==> flow/design.v <==
module TerisNextCharDisplay(
	input			clk,
	input			rst,
	input[8:0]		x_addr,
	input[8:0]		y_addr,
	input[9:0]		dot1,
	input[9:0]		dot2,
	input[9:0]		dot3,
	input[9:0]		dot4,
	output		NextDisplayEn,
	output[23:0]	NextDisplayData
);
localparam	TerisW	=	'd10;
localparam	TerisH	=	'd10;
localparam	XStart	=	'd00;
localparam	YStart	=	'd50;
reg NextDisplayEnReg1;
reg NextDisplayEnReg2;
reg NextDisplayEnReg3;
reg NextDisplayEnReg4;
assign NextDisplayEn = NextDisplayEnReg1 || NextDisplayEnReg2 || NextDisplayEnReg3 || NextDisplayEnReg4;
assign NextDisplayData = 23'h00FF00;	
always@(posedge clk or negedge rst)
begin
	if(rst == 1'b0)
		NextDisplayEnReg1 <= 1'b0;
	else if(x_addr > (TerisW*dot1[9:5] + XStart)  && x_addr < (TerisW*dot1[9:5] + XStart + TerisW))
		if(y_addr > (TerisH*dot1[4:0] + YStart) && y_addr < (TerisH*dot1[4:0] + YStart + TerisH))
			NextDisplayEnReg1 <= 1'b1;
		else
			NextDisplayEnReg1 <= 1'b0;
	else
		NextDisplayEnReg1 <= 1'b0;
end
always@(posedge clk or negedge rst)
begin
	if(rst == 1'b0)
		NextDisplayEnReg2 <= 1'b0;
	else if(x_addr > (TerisW*dot2[9:5] + XStart)  && x_addr < (TerisW*dot2[9:5] + XStart + TerisW))
		if(y_addr > (TerisH*dot2[4:0] + YStart) && y_addr < (TerisH*dot2[4:0] + YStart + TerisH))
			NextDisplayEnReg2 <= 1'b1;
		else
			NextDisplayEnReg2 <= 1'b0;
	else
		NextDisplayEnReg2 <= 1'b0;
end
always@(posedge clk or negedge rst)
begin
	if(rst == 1'b0)
		NextDisplayEnReg3 <= 1'b0;
	else if(x_addr > (TerisW*dot3[9:5] + XStart)  && x_addr < (TerisW*dot3[9:5] + XStart + TerisW))
		if(y_addr > (TerisH*dot3[4:0] + YStart) && y_addr < (TerisH*dot3[4:0] + YStart + TerisH))
			NextDisplayEnReg3 <= 1'b1;
		else
			NextDisplayEnReg3 <= 1'b0;
	else
		NextDisplayEnReg3 <= 1'b0;
end
always@(posedge clk or negedge rst)
begin
	if(rst == 1'b0)
		NextDisplayEnReg4 <= 1'b0;
	else if(x_addr > (TerisW*dot4[9:5] + XStart)  && x_addr < (TerisW*dot4[9:5] + XStart + TerisW))
		if(y_addr > (TerisH*dot4[4:0] + YStart) && y_addr < (TerisH*dot4[4:0] + YStart + TerisH))
			NextDisplayEnReg4 <= 1'b1;
		else
			NextDisplayEnReg4 <= 1'b0;
	else
		NextDisplayEnReg4 <= 1'b0;
end
endmodule 
# Tool chain data of TerisNextCharDisplay

The steps from the RTL of TerisNextCharDisplay to its reports follow in flow order.
Lines are those of the file above, counted from 1.
Operators: Yosys type, input widths -> output width; for muxes data width and select width s.
Library cell names are shortened.
Not given: --

Top module: TerisNextCharDisplay
Clock input: clk
Cell library: sky130hd
Library corner: tt_025C_1v80

# After elaboration

Source: Yosys, flattened and elaborated, memories not mapped. Widths are those after wreduce; folded enables and synchronous resets count as part of the registers. Registers that Yosys merges into a memory's read port (data or address) are not register bits. Print and check cells do not count. Equal cells are merged and count once.

Register bits after elaboration: 4
Input port bits: 60
Output and inout bits: 25
Cells after elaboration: 59

$add $sub $neg: 12
Multiply operators: 8
$lt $le $gt $ge: 16
Muxes and demuxes: 8
Reduce/logical cells: 11

Operator list:

| kind                  | number |
| $gt 9x32->1           | 8 |
| $mul 3x5->8 const A   | 8 |
| $add 10x4->11 const B | 4 |
| $lt 9x11->1           | 4 |
| $lt 9x10->1           | 4 |
| $add 9x4->10 const B  | 4 |
| $add 9x6->10 const B  | 4 |
| $logic_and 1x1->1     | 8 |
| $mux 1                | 8 |
| $logic_or 1x1->1      | 3 |

# Depth

Yosys ltp: most cells in a row. Word level: on the elaborated netlist, between registers, memories and ports. Mapped: between sequential cells and ports; inverters and the memories' decode and read muxes count.

Depth in word-level cells: 7
ABC_AREA: 0
Gate-level depth with buffers: 16
Depth with buffers taken out: 15

# Mapped cells and area

Source: synth_stat.txt of the flow (Yosys; design flattened, memories mapped). It holds for the ABC_AREA given above (unset counts as 0); a run with the other value may have another netlist.

Cell types:

| cell type | number | total area (sq um) |
| ha_1      | 184    | 2.3E+03 |
| xnor2_1   | 46     | 402.886 |
| a21oi_1   | 54     | 270.259 |
| inv_1     | 68     | 255.245 |
| xor2_1    | 29     | 253.994 |
| buf_4     | 24     | 180.173 |
| o21ai_0   | 34     | 170.163 |
| fa_1      | 8      | 160.154 |
| a21o_1    | 18     | 135.13 |
| nor2b_1   | 18     | 112.608 |
| dfrtp_1   | 4      | 100.096 |
| nor2_1    | 26     | 97.594 |
| nor3_1    | 17     | 85.082 |
| nand2_1   | 20     | 75.072 |
| o211ai_1  | 10     | 75.072 |
| nand3b_1  | 9      | 67.565 |
| a31oi_1   | 10     | 62.56 |
| nand4b_1  | 7      | 61.309 |

Other cell types: 46; their cells: 126.

Mapped cells: 712
Cell area after synthesis: 5844.4 sq um
Flip-flop cells: 4

# Timing after synthesis

Path of least setup slack by OpenSTA after synthesis, without wires, with an ideal clock, recovery checks aside; 20% of the period is set as input and as output delay. Where synthesis merged equal registers, the netlist keeps one of their names.

Kind: input-to-reg
Start point: input port dot2[1]
End point: register NextDisplayEnReg2
Clock period: 4.78 ns
Input delay: 0.956 ns
Arrival: 4.004 ns
Data required time: 4.655 ns
Slack: 0.651 ns
Delay of the path: 3.173 ns
Stages on the path: 15
Synthesis period reached: 4.129 ns

"delay of the path" is the arrival time less input delay plus setup time.
"stages on the path" counts driving pins, that of a launching flip-flop among them; a cell with two outputs on the path counts twice.
"synthesis period reached" = period - worst setup slack (recovery checks aside). The figure is calculated, with input and output delays left at 20% of the set period.
The rows between start and end are the longest chain of elaborated cells between them; the timing report does not say that the signal goes this way. Where chains are equally long, one stands for them.
Each line given opens the expression or statement behind the cell; cells for indexed reads and writes are added by Yosys, which also makes memories of some case tables.
At most two assigning lines are given for a register; there are more.

Cell sequence: ha_1 -> ha_1 -> fa_1 -> a311o_1 -> a31oi_1 -> o21ai_1 -> a41oi_1 -> xnor2_1 -> ha_1 -> o21ai_0 -> or3_1 -> a21oi_1 -> nor2_1 -> o211ai_1 -> a21oi_1
Cells in the longest elaborated chain: 7
Elaborated cells on any way between the ends: 8
Source lines of those cells: 2
Those cells by class: 2 x add/sub; 1 x mul; 2 x compare; 2 x mux; 1 x reduce/logical

RTL lines, path after synthesis:

| item              | RTL line | RTL |
| start, declared   | 7        | `input[9:0] dot2,` |
| $mul 3x5->8       | 40       | `if(y_addr > (TerisH*dot2[4:0] + YStart) && y_addr < (TerisH*dot2[4:0] + YStart + TerisH))` |
| $add 9x6->10      | 40       |  |
| $add 10x4->11     | 40       |  |
| $lt 9x11->1       | 40       |  |
| $logic_and 1x1->1 | 40       |  |
| $mux 1            | 40       |  |
| $mux 1            | 39       | `else if(x_addr > (TerisW*dot2[9:5] + XStart) && x_addr < (TerisW*dot2[9:5] + XStart + TerisW))` |
| end, assigned     | 38       | `NextDisplayEnReg2 <= 1'b0;` |
| end, assigned     | 41       | `NextDisplayEnReg2 <= 1'b1;` |
| end, declared     | 18       | `reg NextDisplayEnReg2;` |

# Timing after layout

From the final timing report of run 1: the path of least setup slack in the routed layout; clock arrival at registers is part of the times.

Kind: input-to-reg
Start point: input port dot4[3]
End point: register NextDisplayEnReg4
Clock period: 3.24 ns
Input delay: 0.65 ns
Arrival: 3.78 ns
Data required time: 3.37 ns
Slack: -0.41 ns
Stages on the path: 16

The rows between start and end are the longest chain of elaborated cells between them; the timing report does not say that the signal goes this way. Where chains are equally long, one stands for them.
At most two assigning lines are given for a register; there are more.

Cell sequence: buf_8 -> ha_4 -> ha_4 -> fa_1 -> buf_4 -> buf_4 -> inv_1 -> a21oi_2 -> xnor3_1 -> inv_1 -> ha_1 -> nand4_1 -> a21oi_2 -> o22ai_2 -> or4_4 -> o32ai_2
Cells in the longest elaborated chain: 7
Elaborated cells on any way between the ends: 8
Source lines of those cells: 2
Those cells by class: 2 x add/sub; 1 x mul; 2 x compare; 2 x mux; 1 x reduce/logical

RTL lines, path post-layout:

| item              | RTL line | RTL |
| start, declared   | 9        | `input[9:0] dot4,` |
| $mul 3x5->8       | 64       | `if(y_addr > (TerisH*dot4[4:0] + YStart) && y_addr < (TerisH*dot4[4:0] + YStart + TerisH))` |
| $add 9x6->10      | 64       |  |
| $add 10x4->11     | 64       |  |
| $lt 9x11->1       | 64       |  |
| $logic_and 1x1->1 | 64       |  |
| $mux 1            | 64       |  |
| $mux 1            | 63       | `else if(x_addr > (TerisW*dot4[9:5] + XStart) && x_addr < (TerisW*dot4[9:5] + XStart + TerisW))` |
| end, assigned     | 62       | `NextDisplayEnReg4 <= 1'b0;` |
| end, assigned     | 65       | `NextDisplayEnReg4 <= 1'b1;` |
| end, declared     | 20       | `reg NextDisplayEnReg4;` |

Subject: TerisNextCharDisplay on sky130hd, stored results

Hello all,

Module TerisNextCharDisplay, platform sky130hd: 2 stored runs of the flow (Yosys, OpenROAD) with differing settings, in no particular order. Input and output delays are each 20% of the period that was set; the output load is 0.01 pF.
"achieved clock period" is the run's clock period less its worst setup slack. It is reckoned from that one timing run; input and output delays stay at 20% of the period that was set.
"time on the worst setup path" means the part of the period allowed to the worst setup path (the constraints hold back 20% at inputs and 20% at outputs) less its slack; where the path has registers, the arrival times of their clocks count too.
"total power after layout" rests on the timing tool's default activity at the inputs, not on a simulated workload.
A setting shown as n/a is not set for that run.

| setting or result                       | run 1        | run 2        |
| period_ns                               | 3.24         | 5.03         |
| CORE_UTILIZATION                        | 38           | 17           |
| SETUP_SLACK_MARGIN                      | 0.36         | -0.27        |
| PLACE_DENSITY_LB_ADDON                  | 0.19         | 0.04         |
| CORE_ASPECT_RATIO                       | 1.19         | n/a          |
| GPL_ROUTABILITY_DRIVEN                  | 0            | 0            |
| CTS_CLUSTER_SIZE                        | 17           | n/a          |
| CAP_MARGIN                              | 40           | 35           |
| MIN_ROUTING_LAYER                       | met2         | n/a          |
| CORE_MARGIN                             | 2            | 8            |
| SLEW_MARGIN                             | 20           | 20           |
| HOLD_SLACK_MARGIN                       | n/a          | 0.23         |
| ABC_AREA                                | n/a          | 0            |
| GPL_TIMING_DRIVEN                       | n/a          | 1            |
| MAX_ROUTING_LAYER                       | n/a          | met5         |
| synthesized cell area (sq um)           | 5844.4       | 5844.4       |
| full die area (sq um)                   | 16391.8      | 40568.0      |
| standard-cell area after layout (sq um) | 8738.4       | 7135.6       |
| lowest setup slack (ns)                 | -0.407       | 0.441        |
| total power after layout (mW)           | 2.861        | 1.381        |
| achieved clock period (ns)              | 3.647        | 4.589        |
| time on the worst setup path (ns)       | 3.00         | 3.58         |
| class of the worst setup path           | input-to-reg | input-to-reg |

Thanks
